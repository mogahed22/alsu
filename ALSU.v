==> flow/design.v <==
module ALSU(A,B,opc,cin,sin,dir,ropA,ropB,bpA,bpB,clk,rst,out,leds);
parameter INPUT_PRIORITY = "A";
parameter FULL_ADDER = "ON";
input [2:0] A, B ;
input [2:0] opc;
input cin,sin,dir,ropA,ropB,bpA,bpB,clk,rst;
output  [15:0] leds;
output  [5:0] out;
reg [2:0] A_tmp , B_tmp , opcode_tmp;
reg cin_tmp , sin_tmp , dir_tmp, ropA_tmp , ropB_tmp , bpA_tmp , bpB_tmp ;
reg [15:0]  leds_tmp;
reg [5:0] out_tmp ;
always @(posedge clk or posedge rst) begin
    if (rst)begin
        A_tmp <= 0; 
        B_tmp <= 0; 
        opcode_tmp <= 0;
        cin_tmp <= 0;
        sin_tmp <= 0;
        dir_tmp <= 0;
        ropA_tmp <= 0;
        ropB_tmp <= 0;
        bpA_tmp <= 0;
        bpB_tmp <= 0;
        out_tmp <= 6'b0;
        leds_tmp <= 16'b0;
    end 
    else begin
        A_tmp <= A; 
        B_tmp <= B; 
        opcode_tmp <= opc;
        cin_tmp <= cin;
        sin_tmp <= sin;
        dir_tmp <= dir;
        ropA_tmp <= ropA;
        ropB_tmp <= ropB;
        bpA_tmp <= bpA;
        bpB_tmp <= bpB;
        if (rst)begin
            out_tmp <= 16'b0;
        end
        else  if (bpA_tmp && !bpB_tmp) out_tmp <= A_tmp;
        else if (bpB_tmp && !bpA_tmp) out_tmp <= B_tmp;
        else if (bpA_tmp && bpB_tmp) begin
            if (INPUT_PRIORITY == "A") out_tmp <= A_tmp;
            else if (INPUT_PRIORITY == "B") out_tmp <= B_tmp;
        end
        else begin
            case (opcode_tmp)
                3'b000: if (ropA_tmp) out_tmp <= &A_tmp;
                else if (ropB_tmp) out_tmp <= &B_tmp;
                else out_tmp <= A_tmp & B_tmp ;
                3'b001: if (ropA_tmp) out_tmp <= ^A_tmp;
                else if (ropB_tmp) out_tmp <= ^B_tmp;
                else out_tmp <= A_tmp ^ B_tmp ;
                3'b010: if (FULL_ADDER == "ON") out_tmp <= A_tmp + B_tmp + cin_tmp;
                else out_tmp <= A_tmp + B_tmp ;
                3'b011: out_tmp <= A_tmp * B_tmp ;
                3'b100: if (dir_tmp) out_tmp <= {out_tmp[4:0],sin_tmp};
                else out_tmp <= {sin_tmp,out_tmp[5:1]};
                3'b101:if (dir_tmp) out_tmp <= {out_tmp[4:0],out_tmp[5]};
                else out_tmp <= {out_tmp[0],out_tmp[5:1]};
                3'b110 | 3'b111:if (bpA_tmp && !bpB_tmp) out_tmp <= A_tmp;
                else if (bpB_tmp && !bpA_tmp) out_tmp <= B_tmp; 
                else if (bpA_tmp && bpB_tmp) begin
                    if (INPUT_PRIORITY == "A") out_tmp <= A_tmp;
                    else if (INPUT_PRIORITY == "B") out_tmp <= B_tmp;
                end
                else begin
                    out_tmp <= 6'b0;
                    if (opcode_tmp == 3'b110 | opcode_tmp== 3'b111 ) leds_tmp <= ~leds_tmp;
                    else leds_tmp <= 16'b0;
                end
                default: out_tmp <= 6'b0 ;
            endcase
        end    
    end    
end
assign out = out_tmp;
assign leds = leds_tmp;
endmodule
* Step by step through the tools: ALSU
The steps from the RTL of ALSU to its reports follow in flow order. Line numbers count from 1 in the design file above. Operators carry their Yosys type and port widths (W data, S select, Z words). Cell names lack the library's common part. Not given: -
Design: design top ALSU, clock port clk, standard-cell library sky130hd, timing corner tt_025C_1v80

* After elaboration
Counts by Yosys on the flattened word-level netlist (proc, flatten, opt, wreduce; memories kept). Register bits leave out memories and registers merged into their read ports (data or address); mux counts leave out enables and synchronous resets folded into registers. Print and check cells are left out. Cells with the same type and inputs are merged into one.
Bit counts: register bits after elaboration 38, latch bits 0, RAM bits 0, bits in read-only memories 0, word width x clocked read ports 0, memory cells 0, bits of input ports 18, output and inout port bits 22, cells after elaboration 53
Operators by class: add/subtract/negate cells 2, $mul 1, divide/modulo/power cells 0, order comparisons 0, equal/unequal tests 7, shift operators 0, mux-type cells 12, bitwise operators 8, reductions and logical operators 11
Operators by type and width (count):
- $pmux W6 S6 | 1
- $mux W6 | 6
- $mul A3 B3 Y6 | 1
- $not A16 Y16 | 1
- $mux W16 | 1
- $eq A3 B3 Y1 const B | 4
- $mux W3 | 4
- $eq A3 B2 Y1 const B | 2
- $reduce_and A3 Y1 | 2
- $reduce_xor A3 Y1 | 2
- $add A4 B1 Y5 | 1
- $reduce_and A5 Y1 | 1
- $not A1 Y1 | 4
- $add A3 B3 Y4 | 1
- $logic_and A1 B1 Y1 | 3
- $eq A3 B1 Y1 const B | 1
- $and A3 B3 Y3 | 1
- $xor A3 B3 Y3 | 1
- $logic_not A3 Y1 | 1
- $logic_not A1 Y1 | 2
- $or A1 B1 Y1 | 1

* Longest topological paths
Yosys ltp: most cells in a row. Word level: on the elaborated netlist, between registers, memories and ports. Mapped: between sequential cells and ports; inverters and the memories' decode and read muxes count.
Depth: depth after elaboration 8, ABC_AREA 0, gate-level depth with buffers 9

* After synthesis
Source: synth_stat.txt of the flow (Yosys; design flattened, memories mapped). It holds for the ABC_AREA given above (unset counts as 0); a run with the other value may have another netlist.
Cell types:
- dfrtp_1 | count 38, area in all 950.912 um2
- ha_1 | count 12, area in all 150.144 um2
- xor2_1 | count 16, area in all 140.134 um2
- mux2i_1 | count 10, area in all 100.096 um2
- fa_1 | count 3, area in all 60.058 um2
- and2_1 | count 7, area in all 43.792 um2
- xnor2_1 | count 5, area in all 43.792 um2
- nand2_1 | count 7, area in all 26.275 um2
- nor2_1 | count 7, area in all 26.275 um2
- a211oi_1 | count 3, area in all 22.522 um2
- buf_4 | count 3, area in all 22.522 um2
- a21oi_1 | count 4, area in all 20.019 um2
- o21ai_0 | count 4, area in all 20.019 um2
- inv_1 | count 5, area in all 18.768 um2
- o22ai_1 | count 3, area in all 18.768 um2
- a2111oi_2 | count 1, area in all 15.014 um2
- a21o_1 | count 2, area in all 15.014 um2
- o22ai_2 | count 1, area in all 12.512 um2
Not listed: further types 19, cells in them 20.
Mapped netlist: cell count 151, cell area after synthesis 0.001858 mm2, sequential part of the area 0.0009509 mm2, flip-flops 38, buffers 5

* Path before layout
Path of least setup slack by OpenSTA after synthesis, without wires, with an ideal clock, recovery checks aside; 20% of the period is set as input and as output delay. Where synthesis merged equal registers, the netlist keeps one of their names.
Path post-synthesis: path kind register -> register, from register A_tmp[1], to register out_tmp[3], clock period 2.5 ns, setup time 0.066 ns, time at the first pin 0.000 ns, arrival 2.104 ns, path slack 0.330 ns, delay of the path 2.170 ns, stages 9, path buffers 0, period reached after synthesis 2.17 ns
"delay of the path" is the arrival time less input delay plus setup time. "stages" counts driving pins, that of a launching flip-flop among them; a cell with two outputs on the path counts twice. "period reached after synthesis" is the clock period less the worst setup slack; recovery checks do not enter. This is arithmetic on one report: input and output delays are still those of the set period (20% each). Between the ends stands the longest chain of elaborated cells between them, by number of cells; it is not shown to be the way that was timed. Of several equally long chains one is given. A line is the first line of the expression or statement that the cell stems from. Yosys adds cells for indexed reads and writes and turns some case tables into memories. A register here has more assigning lines than the two given.
Between the ends, post-synthesis: cells stage by stage dfrtp_1 -> ha_1 -> xnor2_1 -> ha_1 -> ha_1 -> fa_1 -> nor2b_1 -> o32ai_1 -> and2_1, cells in the longest elaborated chain 7, elaborated cells on any way between the ends 8, source lines of those cells 7
Ends and longest elaborated chain, post-synthesis:
- start: declaration | line 9 | reg [2:0] A_tmp , B_tmp , opcode_tmp;
- start: assignment | line 15 | A_tmp <= 0;
- start: assignment | line 29 | A_tmp <= A;
- $add A3 B3 Y4 | line 56 | 3'b010: if (FULL_ADDER == "ON") out_tmp <= A_tmp + B_tmp + cin_tmp;
- $add A4 B1 Y5 | line 56
- $pmux W6 S6 | line 49 | case (opcode_tmp)
- $mux W6 | line 44 | else if (bpA_tmp && bpB_tmp) begin
- $mux W6 | line 43 | else if (bpB_tmp && !bpA_tmp) out_tmp <= B_tmp;
- $mux W6 | line 42 | else  if (bpA_tmp && !bpB_tmp) out_tmp <= A_tmp;
- $mux W6 | line 39 | if (rst)begin
- end: assignment | line 42
- end: assignment | line 43
- end: declaration | line 12 | reg [5:0] out_tmp ;

Ticket comment

Design ALSU on sky130hd. What follows are 2 stored runs of the flow, each under its own settings; their order means nothing. The constraints put input and output delay at 20% of the set period each and load the outputs with 0.01 pF.

* Stored run 1 | settings: period_ns 2.07; CORE_UTILIZATION 56; PLACE_DENSITY_LB_ADDON 0.11; CORE_ASPECT_RATIO 1.51; CELL_PAD_IN_SITES_DETAIL_PLACEMENT 1; GPL_TIMING_DRIVEN 1; CTS_CLUSTER_SIZE 19; MIN_ROUTING_LAYER met1; CAP_MARGIN 20; CORE_MARGIN 2; SLEW_MARGIN 20 | incomplete, clock tree synthesis halted on DPL-0033
* Stored run 2 | settings: period_ns 2.81; CORE_UTILIZATION 51; PLACE_DENSITY 0.94; CORE_ASPECT_RATIO 1.22; CORE_MARGIN 4; CELL_PAD_IN_SITES_GLOBAL_PLACEMENT 1; CELL_PAD_IN_SITES_DETAIL_PLACEMENT 2; CTS_CLUSTER_SIZE 49; CTS_CLUSTER_DIAMETER 179; CAP_MARGIN 15; SLEW_MARGIN 10 | incomplete, placement halted on DPL-0033
